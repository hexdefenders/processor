==> flow/design.v <==
module statemachine(clk, reset, C, L, F, Z, N, instruction, aluControl, pcRegEn, srcRegEn, dstRegEn, immRegEn, resultRegEn, signEn,
						regFileEn, pcRegMuxEn, mux4En, shiftALUMuxEn, regImmMuxEn, exMemResultEn, memread, memwrite, link, pcEn, irS);
	input clk, reset, C, L, F, Z, N;
	input [15:0] instruction;
	output reg [3:0] aluControl;
	output reg pcRegEn, srcRegEn, dstRegEn, immRegEn, resultRegEn, signEn, regFileEn, pcRegMuxEn, shiftALUMuxEn, regImmMuxEn,
							memread, memwrite, link, irS;
	output reg [1:0] mux4En, pcEn, exMemResultEn;
	reg [5:0] PS, NS;
	parameter [5:0] FETCH = 6'd0, DECODE = 6'd1, ADD = 6'd2, SUB = 6'd3, CMP = 6'd4, AND = 6'd5, OR = 6'd6, XOR = 6'd7, MOV = 6'd8, LOAD = 6'd9, STOR = 6'd10, 
						 JAL = 6'd11, JCOND = 6'd12, LSH = 6'd13, LSHI = 6'd14, S15 = 6'd15, BCOND = 6'd16, ANDI = 6'd17, ORI = 6'd18, XORI = 6'd19, ADDI = 6'd20,
						 SUBI = 6'd21, CMPI = 6'd22, MOVI = 6'd23, LUI = 6'd24;
	always @(negedge reset, posedge clk) begin
		if (!reset) PS <= FETCH;
		else PS <= NS;
	end
	always@(clk, reset, instruction, PS) begin
		{pcRegEn, srcRegEn, dstRegEn, immRegEn, resultRegEn, signEn, regFileEn, pcRegMuxEn, 
		shiftALUMuxEn, regImmMuxEn, resultRegEn, memread, memwrite, link, irS} <= 1'd0;
		{mux4En, pcEn, exMemResultEn} <= 2'b0;
		aluControl <= 4'b0;
		NS <= 6'b0;
		case(PS)
			FETCH: begin  
				pcRegEn <= 1;
				memread <= 1;
				NS <= DECODE;
				if (instruction[7:4] == 4'b1011)  
					aluControl <= 4'b0010;
			end
			DECODE: begin  
				case(instruction[15:12])
					4'b000: begin  
						if (instruction[7:4] == 4'b0101) begin  
							srcRegEn <= 1;
							dstRegEn <= 1;
							NS <= ADD;
						end
						else if (instruction[7:4] == 4'b1001) begin  
							srcRegEn <= 1;
							dstRegEn <= 1;
							NS <= SUB;
						end
						else if (instruction[7:4] == 4'b1011) begin  
							srcRegEn <= 1;
							dstRegEn <= 1;
							NS <= CMP;
						end
						else if (instruction[7:4] == 4'b0001) begin  
							srcRegEn <= 1;
							dstRegEn <= 1;
							NS <= AND;
						end
						else if (instruction[7:4] == 4'b0010) begin  
							srcRegEn <= 1;
							dstRegEn <= 1;
							NS <= OR;
						end
						else if (instruction[7:4] == 4'b0011) begin  
							srcRegEn <= 1;
							dstRegEn <= 1;
							NS <= XOR;
						end 
						else if (instruction[7:4] == 4'b1101) begin  
							srcRegEn <= 1;
							dstRegEn <= 1;
							NS <= MOV;
						end
					end
					4'b0100: begin  
						if (instruction[7:4] == 4'b0000) begin  
							srcRegEn <= 1;
							dstRegEn <= 1;
							NS <= LOAD;
						end
						else if (instruction[7:4] == 4'b0100) begin  
							srcRegEn <= 1;
							dstRegEn <= 1;
							NS <= STOR;
						end
						else if (instruction[7:4] == 4'b1000) begin  
							NS <= JAL;
						end
						else if (instruction[7:4] == 4'b1100) begin  
							NS <= JCOND;
						end
					end
					4'b1000: begin  
						if (instruction[7:4] == 4'b0100) begin  
							NS <= LSH;
						end
						else if (instruction[7:4] == 4'b0000) begin  
							NS <= LSHI;
						end
						else if (instruction[7:4] == 4'b0001) begin  
							NS <= S15;
						end
					end
					4'b1100: begin  
						NS <= BCOND;
					end
					4'b0001: begin  
						immRegEn <= 1;
						dstRegEn <= 1;
						irS <= 1;
						NS <= ANDI;
					end
					4'b0010: begin  
						immRegEn <= 1;
						dstRegEn <= 1;
						irS <= 1;
						NS <= ORI;
					end
					4'b0011: begin  
						immRegEn <= 1;
						dstRegEn <= 1;
						irS <= 1;
						NS <= XORI;
					end
					4'b0101: begin  
						immRegEn <= 1;
						dstRegEn <= 1;
						irS <= 1;
						NS <= ADDI;
					end
					4'b1001: begin  
						immRegEn <= 1;
						dstRegEn <= 1;
						irS <= 1;
						NS <= SUBI;
					end
					4'b1011: begin  
						immRegEn <= 1;
						dstRegEn <= 1;
						irS <= 1;
						NS <= CMPI;
					end
					4'b1101: begin  
						immRegEn <= 1;
						dstRegEn <= 1;
						irS <= 1;
						NS <= MOVI;
					end
					4'b1111: begin  
						immRegEn <= 1;
						dstRegEn <= 1;
						irS <= 1;
						NS <= LUI;
					end
				endcase
			end
			ADD: begin 
				regFileEn <= 1;
				mux4En <= 0;
				aluControl <= 4'b1000;
				shiftALUMuxEn <= 0;
				pcEn <= 2'b01;
				NS <= FETCH; 
			end
			SUB: begin 
				regFileEn <= 1;
				mux4En <= 0;
				aluControl <= 4'b0001;
				shiftALUMuxEn <= 0;
				pcEn <= 2'b01;
				NS <= FETCH; 
			end
			CMP: begin 
				mux4En <= 0;
				aluControl <= 4'b0010;
				shiftALUMuxEn <= 0;
				pcEn <= 2'b01;	
				NS <= FETCH;
			end
			AND: begin 
				regFileEn <= 1;
				mux4En <= 0;
				aluControl <= 4'b0011;
				shiftALUMuxEn <= 0;
				pcEn <= 2'b01;
				NS <= FETCH; 
			end
			OR: begin 
				regFileEn <= 1;
				mux4En <= 0;
				aluControl <= 4'b0100;
				shiftALUMuxEn <= 0;
				pcEn <= 2'b01;
				NS <= FETCH;
			end
			XOR: begin 
				regFileEn <= 1;
				mux4En <= 0;
				aluControl <= 4'b0101;
				shiftALUMuxEn <= 0;
				pcEn <= 2'b01;
				NS <= FETCH;
			end
			MOV: begin 
				regFileEn <= 1;
				mux4En <= 0;
				shiftALUMuxEn <= 0;
				pcEn <= 2'b01;
				exMemResultEn <= 2'b10;
				NS <= FETCH;
			end
			LOAD: begin 
				regFileEn <= 1;
				memread <= 1;
				memwrite <= 0;
				exMemResultEn <= 2'b1;
				pcEn <= 2'b01;
				NS <= FETCH; 
			end
			STOR: begin 
				regFileEn <= 0;
				memread <= 0;
				memwrite <= 1;
				exMemResultEn <= 2'b1;
				pcEn <= 2'b01;
				NS <= FETCH; 
			end
			JAL: begin 
				pcEn <= 2'b10;
				regFileEn <= 1;
				link <= 1;
				exMemResultEn <= 2'b1;
				NS <= FETCH; 
			end
			JCOND: begin 
				pcEn <= 2'b01;  
				case(instruction[11:8])
					4'b0000:  
						if (Z == 1)
							pcEn <= 2'b10;
					4'b0001:  
						if (Z == 0)
							pcEn <= 2'b10;
					4'b1101:  
						if (N == 1 || Z == 1)
							pcEn <= 2'b10;
					4'b0010:  
						if (C == 1)
							pcEn <= 2'b10;
					4'b0011:  
						if (C == 0)
							pcEn <= 2'b10;
					4'b0100:  
						if (L == 1)
							pcEn <= 2'b10;
					4'b0101:  
						if (L == 0)
							pcEn <= 2'b10;
					4'b1010:  
						if (L == 0 && Z == 0)
							pcEn <= 2'b10;
					4'b1011:  
						if (L == 1 || Z == 1)
							pcEn <= 2'b10;
					4'b0110:  
						if (N == 1)
							pcEn <= 2'b10;
					4'b0111:  
						if (N == 0)
							pcEn <= 2'b10;
					4'b1000:  
						if (F == 1)
							pcEn <= 2'b10;
					4'b1001:  
						if (F == 0)	
							pcEn <= 2'b10;
					4'b1100:  
						if (N == 0 && Z == 0)
							pcEn <= 2'b10;
					4'b1110:  
						pcEn <= 2'b10;
					default:
						pcEn <= 2'b01;
				endcase
			end
			LSH: begin
				regFileEn <= 1;
				mux4En <= 0;
				aluControl <= 4'b0111;
				shiftALUMuxEn <= 0;
				pcEn <= 2'b01;
				NS <= FETCH; 
			end
			LSHI: begin  
				NS <= FETCH; 
			end
			S15: begin  
				NS <= FETCH; 
			end
			BCOND: begin  
				pcEn <= 2'b11;
				NS <= FETCH; 
			end
			ANDI: begin  
				regFileEn <= 1;
				mux4En <= 2'b01;
				aluControl <= 4'b0011;
				shiftALUMuxEn <= 0;
				irS <= 1;
				pcEn <= 2'b01;
				NS <= FETCH; 
			end
			ORI: begin  
				regFileEn <= 1;
				mux4En <= 2'b01;
				aluControl <= 4'b0100;
				shiftALUMuxEn <= 0;
				irS <= 1;
				pcEn <= 2'b01;
				NS <= FETCH;
			end
			XORI: begin  
				regFileEn <= 1;
				mux4En <= 2'b01;
				aluControl <= 4'b0101;
				shiftALUMuxEn <=0;
				irS <= 1;
				pcEn <= 2'b01;
				NS <= FETCH;
			end
			ADDI: begin  
				regFileEn <= 1;
				mux4En <= 2'b01;
				aluControl <= 4'b1000;
				shiftALUMuxEn <= 0;
				irS <= 1;
				pcEn <= 2'b01;
				NS <= FETCH; 
			end
			SUBI: begin  
				regFileEn <= 1;
				mux4En <= 2'b01;
				aluControl <= 4'b0001;
				shiftALUMuxEn <= 0;
				irS <= 1;
				pcEn <= 2'b01;
				NS <= FETCH; 
			end
			CMPI: begin  
				mux4En <= 2'b01;
				aluControl <= 4'b0010;
				shiftALUMuxEn <= 0;
				irS <= 1;
				pcEn <= 2'b01;
				NS <= FETCH;
			end
			MOVI: begin  
				regFileEn <= 1;
				mux4En <= 2'b01;
				shiftALUMuxEn <= 0;
				irS <= 1;
				pcEn <= 2'b01;
				exMemResultEn <= 2'b10;
				NS <= FETCH;
			end
			LUI: begin  
				regFileEn <= 1;
				mux4En <= 2'b01;
				aluControl <= 4'b0110;
				shiftALUMuxEn <= 0;
				irS <= 1;
				pcEn <= 2'b01;
				memread <= 1;
				NS <= FETCH;
			end					
		endcase
	end
endmodule
# [Tool chain data of statemachine]
# What the tools print for statemachine, step after step.
# Line numbers count from 1 in the design file above.
# Library cell names are shortened.
# Not given: --
[inputs] top_module="statemachine" clock="clk" lib="sky130hd" pvt_corner="tt_025C_1v80"

# [Word level]
# Counts by Yosys on the flattened word-level netlist (proc, flatten, opt, wreduce; memories kept). Register bits leave out memories and registers merged into their read ports (data or address); mux counts leave out enables and synchronous resets folded into registers. Print and check cells are left out. Cells with the same type and inputs are merged into one.
[bits] rom_bits=0 mem_count=0 regBits=6 clocked_rd_ports_x_width=0 latch_bits=0 ramBits=0 inputBits=23
[op_classes] n_mul=0 mux=57 logic=3 n_eq=57 div=0 add_sub_neg=0 reduce_logical=21 n_cmp=0 shift=0
[op_table] op="equality test 4 bit (second input constant)" count=18
[op_table] op="parallel mux 6 bit (select 12 bit)" count=1
[op_table] op="2-to-1 mux 4 bit" count=14
[op_table] op="equality test 6 x 5 -> 1 bit (second input constant)" count=9
[op_table] op="equality test 6 x 4 -> 1 bit (second input constant)" count=6
[op_table] op="parallel mux 4 bit (select 9 bit)" count=1
[op_table] op="equality test 4 x 3 -> 1 bit (second input constant)" count=8
[op_table] op="parallel mux 2 bit (select 15 bit)" count=1
[op_table] op="2-to-1 mux 2 bit" count=15
[op_table] op="equality test 4 x 2 -> 1 bit (second input constant)" count=6
[op_table] op="equality test 6 x 3 -> 1 bit (second input constant)" count=4
[op_table] op="2-to-1 mux 1 bit" count=19
[op_table] op="OR reduction 18 bit" count=1
[op_table] op="OR reduction 16 bit" count=1
[op_table] op="OR reduction 8 bit" count=2
[op_table] op="OR reduction 2 bit" count=7
[op_table] op="equality test 4 x 1 -> 1 bit (second input constant)" count=3
[op_table] op="logical NOT 4 bit" count=3
[op_table] op="equality test 6 x 2 -> 1 bit (second input constant)" count=2
[op_table] op="parallel mux 6 bit (select 2 bit)" count=1
[op_table] op="parallel mux 2 bit (select 4 bit)" count=1
[op_table] op="OR reduction 3 bit" count=2
[op_table] op="equality test 6 x 1 -> 1 bit (second input constant)" count=1
[op_table] op="logical NOT 6 bit" count=1
[op_table] op="parallel mux 2 bit (select 2 bit)" count=1
[op_table] op="parallel mux 1 bit (select 2 bit)" count=2
[op_table] op="NOT 1 bit" count=3
[op_table] op="parallel mux 1 bit (select 3 bit)" count=1
# Other operator kinds: 2; their cells: 4.

# [Depth]
# Longest topological path by Yosys (ltp), each cell counted once; first at word level (registers and memories cut), then after technology mapping (sequential cells cut; the memories' decode and read muxes count).
[logic_depth] word_depth=10 abc_area=0 depth_mapped=6 depth_no_buf=5

# [Mapped cells and area]
# The flow's flattened synthesis, as Yosys stat reports it; memories are mapped. The netlist is that of the ABC_AREA named above (0 if unset); the other value can give another one.
[by_type] type="dfrtp_1" count=24 area_total_um2=600.576
[by_type] type="nor2_1" count=26 area_total_um2=97.594
[by_type] type="nand2_1" count=14 area_total_um2=52.55
[by_type] type="buf_4" count=6 area_total_um2=45.043
[by_type] type="nor3_1" count=9 area_total_um2=45.043
[by_type] type="nand2b_1" count=5 area_total_um2=31.28
[by_type] type="nor2b_1" count=5 area_total_um2=31.28
[by_type] type="nor4_1" count=5 area_total_um2=31.28
[by_type] type="or3_1" count=5 area_total_um2=31.28
[by_type] type="dfstp_2" count=1 area_total_um2=26.275
[by_type] type="buf_6" count=2 area_total_um2=22.522
[by_type] type="o211ai_1" count=3 area_total_um2=22.522
[by_type] type="or4_4" count=2 area_total_um2=22.522
[by_type] type="a21oi_1" count=4 area_total_um2=20.019
[by_type] type="buf_2" count=4 area_total_um2=20.019
[by_type] type="nand3_1" count=4 area_total_um2=20.019
[by_type] type="nor3_2" count=2 area_total_um2=20.019
[by_type] type="o21ai_0" count=4 area_total_um2=20.019
# Not listed: further types 26, cells in them 37.
[mapped] buf_cells=16 stdcells=162 area_um2=1422.6 ff_cells=25

# [Timing after synthesis]
# OpenSTA on the mapped netlist: ideal clock, no wires. The path of least setup slack (recovery checks aside). Input and output delay are each 20% of the period. Register names are those of the netlist, which keeps one name where synthesis merged equal registers.
[synth_path] path_kind="input to output" start="in instruction[10]" end="out pcEn[1]" stages=6 t_arrival_ns=1.774 period_ns=2.43 launch_ns=0.486 required_time_ns=1.944 path_slack_ns=0.170 path_delay_ns=1.288 synth_period_reached_ns=2.26
# "path_delay_ns" = arrival - input delay + setup time.
# At an output port there is no setup time.
# "stages" counts driving pins, that of a launching flip-flop among them; a cell with two outputs on the path counts twice.
# "synth_period_reached_ns" is the clock period less the worst setup slack; recovery checks do not enter. This is arithmetic on one report: input and output delays are still those of the set period (20% each).
# The rows between start and end are the longest chain of elaborated cells between them; the timing report does not say that the signal goes this way. Where chains are equally long, one stands for them.
# A line is the first line of the expression or statement that the cell stems from. Yosys adds cells for indexed reads and writes and turns some case tables into memories.
[synth_between] cell_sequence="buf_6 -> nor2b_2 -> nand4b_1 -> o211ai_1 -> or4b_1 -> a311o_1" elab_chain_len=3
[synth_rtl] item="start, declared" line=4 source="input [15:0] instruction;"
[synth_rtl] item="equality test 4 bit" line=232 source="case(instruction[11:8])"
[synth_rtl] item="parallel mux 2 bit (select 15 bit)" line=232
[synth_rtl] item="parallel mux 2 bit (select 4 bit)" line=23 source="case(PS)"
[synth_rtl] item="end, declared" line=8 source="output reg [1:0] mux4En, pcEn, exMemResultEn;"

# [Timing after layout]
# From the final timing report of run 2: the path of least setup slack in the routed layout; clock arrival at registers is part of the times.
[layout_path] path_kind="register to output" start="reg PS" end="out regFileEn" path_slack_ns=-0.99 launch_ns=0.32 period_ns=1.31 t_arrival_ns=2.04 required_time_ns=1.05 stages=6
# An end named without its bit number is one bit of that signal or, where synthesis recoded a state register, one of its new flip-flops.
# The rows between start and end are the longest chain of elaborated cells between them; the timing report does not say that the signal goes this way. Where chains are equally long, one stands for them.
[layout_between] cell_sequence="dfrtp_1 -> or4_4 -> or3_4 -> nor3_4 -> nand2_1 -> buf_2" elab_chain_len=3
[layout_rtl] item="start, declared" line=9 source="reg [5:0] PS, NS;"
[layout_rtl] item="start, assigned" line=14 source="if (!reset) PS <= FETCH;"
[layout_rtl] item="start, assigned" line=15 source="else PS <= NS;"
[layout_rtl] item="equality test 6 x 4 -> 1 bit" line=23 source="case(PS)"
[layout_rtl] item="OR reduction 16 bit"
[layout_rtl] item="2-to-1 mux 1 bit" line=23
[layout_rtl] item="end, declared" line=6 source="output reg pcRegEn, srcRegEn, dstRegEn, immRegEn, resultRegEn, signEn, regFileEn, pcRegMuxEn, shiftALUMuxEn, r ..."

# Design statemachine on sky130hd. What follows are 2 stored runs of the flow, each under its own settings; their order means nothing. The constraints put input and output delay at 20% of the set period each and load the outputs with 0.01 pF.
# "achieved_period_ns" is the run's clock period less its worst setup slack. It is reckoned from that one timing run; input and output delays stay at 20% of the period that was set.
# "timing.worst_path_ns" means the part of the period allowed to the worst setup path (the constraints hold back 20% at inputs and 20% at outputs) less its slack; where the path has registers, the arrival times of their clocks count too.
# "fin_power_w": no workload was simulated; the value follows from the tool's default switching activity.
run="run 1" settings period_ns=1.86 CORE_UTILIZATION=60 SETUP_SLACK_MARGIN=-0.1 PLACE_DENSITY_LB_ADDON=0.23 CORE_MARGIN=3 CELL_PAD_IN_SITES_GLOBAL_PLACEMENT=3 TNS_END_PERCENT=60 ABC_AREA=1 GPL_TIMING_DRIVEN=1 CTS_CLUSTER_DIAMETER=174 CAP_MARGIN=35 SLEW_MARGIN=10
run="run 1" outcome="unfinished; error FLW-0024 in placement"
run="run 2" settings period_ns=1.31 CAP_MARGIN=20 CORE_MARGIN=2 CORE_UTILIZATION=40 SLEW_MARGIN=20
run="run 2" results final_cell_area_um2=2517.4 final_setup_tns_ns=-11.250 achieved_period_ns=2.299 timing.worst_path_ns=2.04 worst_setup_path_type="register to output" synth_area_um2=1422.6 fin_power_w=0.00227 worstSetupSlack_ns=-0.989 final_die_area_um2=4049.4

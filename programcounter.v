==> flow/design.v <==
module programcounter(clk, rst, en, newAdr, imm, nextpc);
	input clk, rst;
	input [1:0] en;
	input [15:0] newAdr, imm;
	output reg [15:0] nextpc = 16'b0;
	always@(posedge clk, negedge rst) begin
		if (!rst)
			nextpc <= 0;
		else begin
			case(en)
				2'b01: nextpc <= nextpc + 1'b1;  
				2'b10: nextpc <= newAdr;  
				2'b11: nextpc <= nextpc + imm;  
				default: nextpc <= nextpc;
			endcase
		end
	end
endmodule 
* Reports on programcounter *
Tool output for the design above, in the order of the flow.
Lines are those of the file above, counted from 1.
Operators: Yosys type, input widths -> output width; for muxes data width and select width s.
Cell names lack the library's common part.
A cell with n/a has no value.

inputs
  top module = programcounter
  clock input = clk
  library = sky130hd
  timing corner = tt_025C_1v80

* Elaborated design *
Counts by Yosys on the flattened word-level netlist (proc, flatten, opt, wreduce; memories kept). Register bits leave out memories and registers merged into their read ports (data or address). Print and check cells are left out. Cells with the same type and inputs are merged into one.

operators by class
  add/subtract/negate cells = 2
  equality and inequality tests = 3
  mux-type cells = 1
  reduce/logical cells = 1

operators by type and width
  cell                   count
  $pmux 16 s3            1
  $add 16x1->16 const B  1
  $add 16x16->16         1
  $eq 2x2->1 const B     2
  $reduce_bool 3->1      1
  $eq 2x1->1 const B     1

bit counts
  register bits after elaboration = 16
  input port bits = 36

* Logic depth *
Yosys ltp: most cells in a row. Word level: on the elaborated netlist, between registers, memories and ports. Mapped: between sequential cells and ports; inverters and the memories' decode and read muxes count.

depth
  depth in word-level cells = 2
  ABC_AREA = 0
  mapped depth = 11
  mapped depth without buffers = 9

* Netlist *
The flow's flattened synthesis, as Yosys stat reports it; memories are mapped. The netlist is that of the ABC_AREA named above (0 if unset); the other value can give another one.

synthesis totals
  cells in the netlist = 187
  synthesis area = 1600.3 um2
  sequential part of the area = 400.4 um2
  flip-flop cells = 16

cells by type
  cell type  count
  dfrtp_1    16
  ha_1       15
  mux2i_1    12
  a21oi_1    19
  and3_1     15
  o21ai_0    15
  nand2_1    15
  a211oi_1   7
  nor2b_1    6
  xnor2_1    4
  xor2_1     4
  clkbuf_1   8
  o21a_1     4
  nor2_1     7
  o211ai_4   1
  fa_1       1
  o21bai_4   1
  nor4b_1    2

Not listed: further types 24, cells in them 35.

* Worst setup path after synthesis *
Source: OpenSTA report_checks on the synthesized netlist (no wires, ideal clock, input and output delay 20% of the period each), path of least setup slack; recovery checks are left aside. Register names are those of the netlist, which keeps one name where synthesis merged equal registers.

timing after synthesis
  path type = input to register
  start = input port en[0]
  end = register nextpc[12]
  clock period = 3.22 ns
  external input delay = 0.644 ns
  library setup time = 0.095 ns
  time at the first pin = 0.644 ns
  arrival = 2.881 ns
  required time = 3.125 ns
  slack = 0.244 ns
  path delay = 2.332 ns
  stages on the path = 11
  synthesis period reached = 2.976 ns

"path delay" = arrival - input delay + setup time.
"stages on the path": output pins that drive a net of the path, with the launching flip-flop's if there is one; two outputs of one cell count as two.
"synthesis period reached" is the clock period less the worst setup slack; recovery checks do not enter. This is arithmetic on one report: input and output delays are still those of the set period (20% each).
Between the ends stands the longest chain of elaborated cells between them, by number of cells; it is not shown to be the way that was timed. Of several equally long chains one is given.
Each line given opens the expression or statement behind the cell; cells for indexed reads and writes are added by Yosys, which also makes memories of some case tables.
A register here has more assigning lines than the two given.

between the ends, after synthesis
  cells stage by stage = clkbuf_1 > clkbuf_1 > nand3b_1 > ha_1 > fa_1 > a21o_2 > nand4_1 > a21oi_1 > o41ai_1 > a21boi_0 > o31ai_1
  cells in the longest elaborated chain = 2
  elaborated cells between the ends (all ways) = 5
  source lines of those cells = 1
  those cells by class = eq/ne (3); mux (1); reduce/logical (1)

RTL lines, path after synthesis
  what         line  RTL
  from (decl)  3     input [1:0] en;
  $eq 2x2->1   10    case(en)
  $pmux 16 s3  10
  to (assign)  11    2'b01: nextpc <= nextpc + 1'b1;
  to (assign)  12    2'b10: nextpc <= newAdr;
  to (decl)    5     output reg [15:0] nextpc = 16'b0;

Lab notebook: programcounter

Design programcounter on sky130hd. What follows are 2 stored runs of the flow, each under its own settings; their order means nothing. The constraints put input and output delay at 20% of the set period each and load the outputs with 0.01 pF.

settings of record 1
{
  "period_ns": 4.68,
  "CORE_UTILIZATION": 44,
  "PLACE_DENSITY": 0.82,
  "CORE_ASPECT_RATIO": 0.63,
  "CORE_MARGIN": 3,
  "CELL_PAD_IN_SITES_GLOBAL_PLACEMENT": 2,
  "GPL_ROUTABILITY_DRIVEN": 0,
  "CTS_CLUSTER_DIAMETER": 359,
  "MAX_ROUTING_LAYER": "met4",
  "CAP_MARGIN": 20,
  "SLEW_MARGIN": 20
}
report of record 1: did not finish, place, GPL-0301

settings of record 2
{
  "period_ns": 3.83,
  "CORE_UTILIZATION": 69,
  "SETUP_SLACK_MARGIN": 0.98,
  "PLACE_DENSITY_LB_ADDON": 0.1,
  "CELL_PAD_IN_SITES_GLOBAL_PLACEMENT": 1,
  "GPL_ROUTABILITY_DRIVEN": 1,
  "CTS_CLUSTER_SIZE": 33,
  "CTS_CLUSTER_DIAMETER": 58,
  "MIN_ROUTING_LAYER": "met1",
  "CAP_MARGIN": 20,
  "CORE_MARGIN": 2,
  "SLEW_MARGIN": 20
}
report of record 2: did not finish, place, FLW-0024
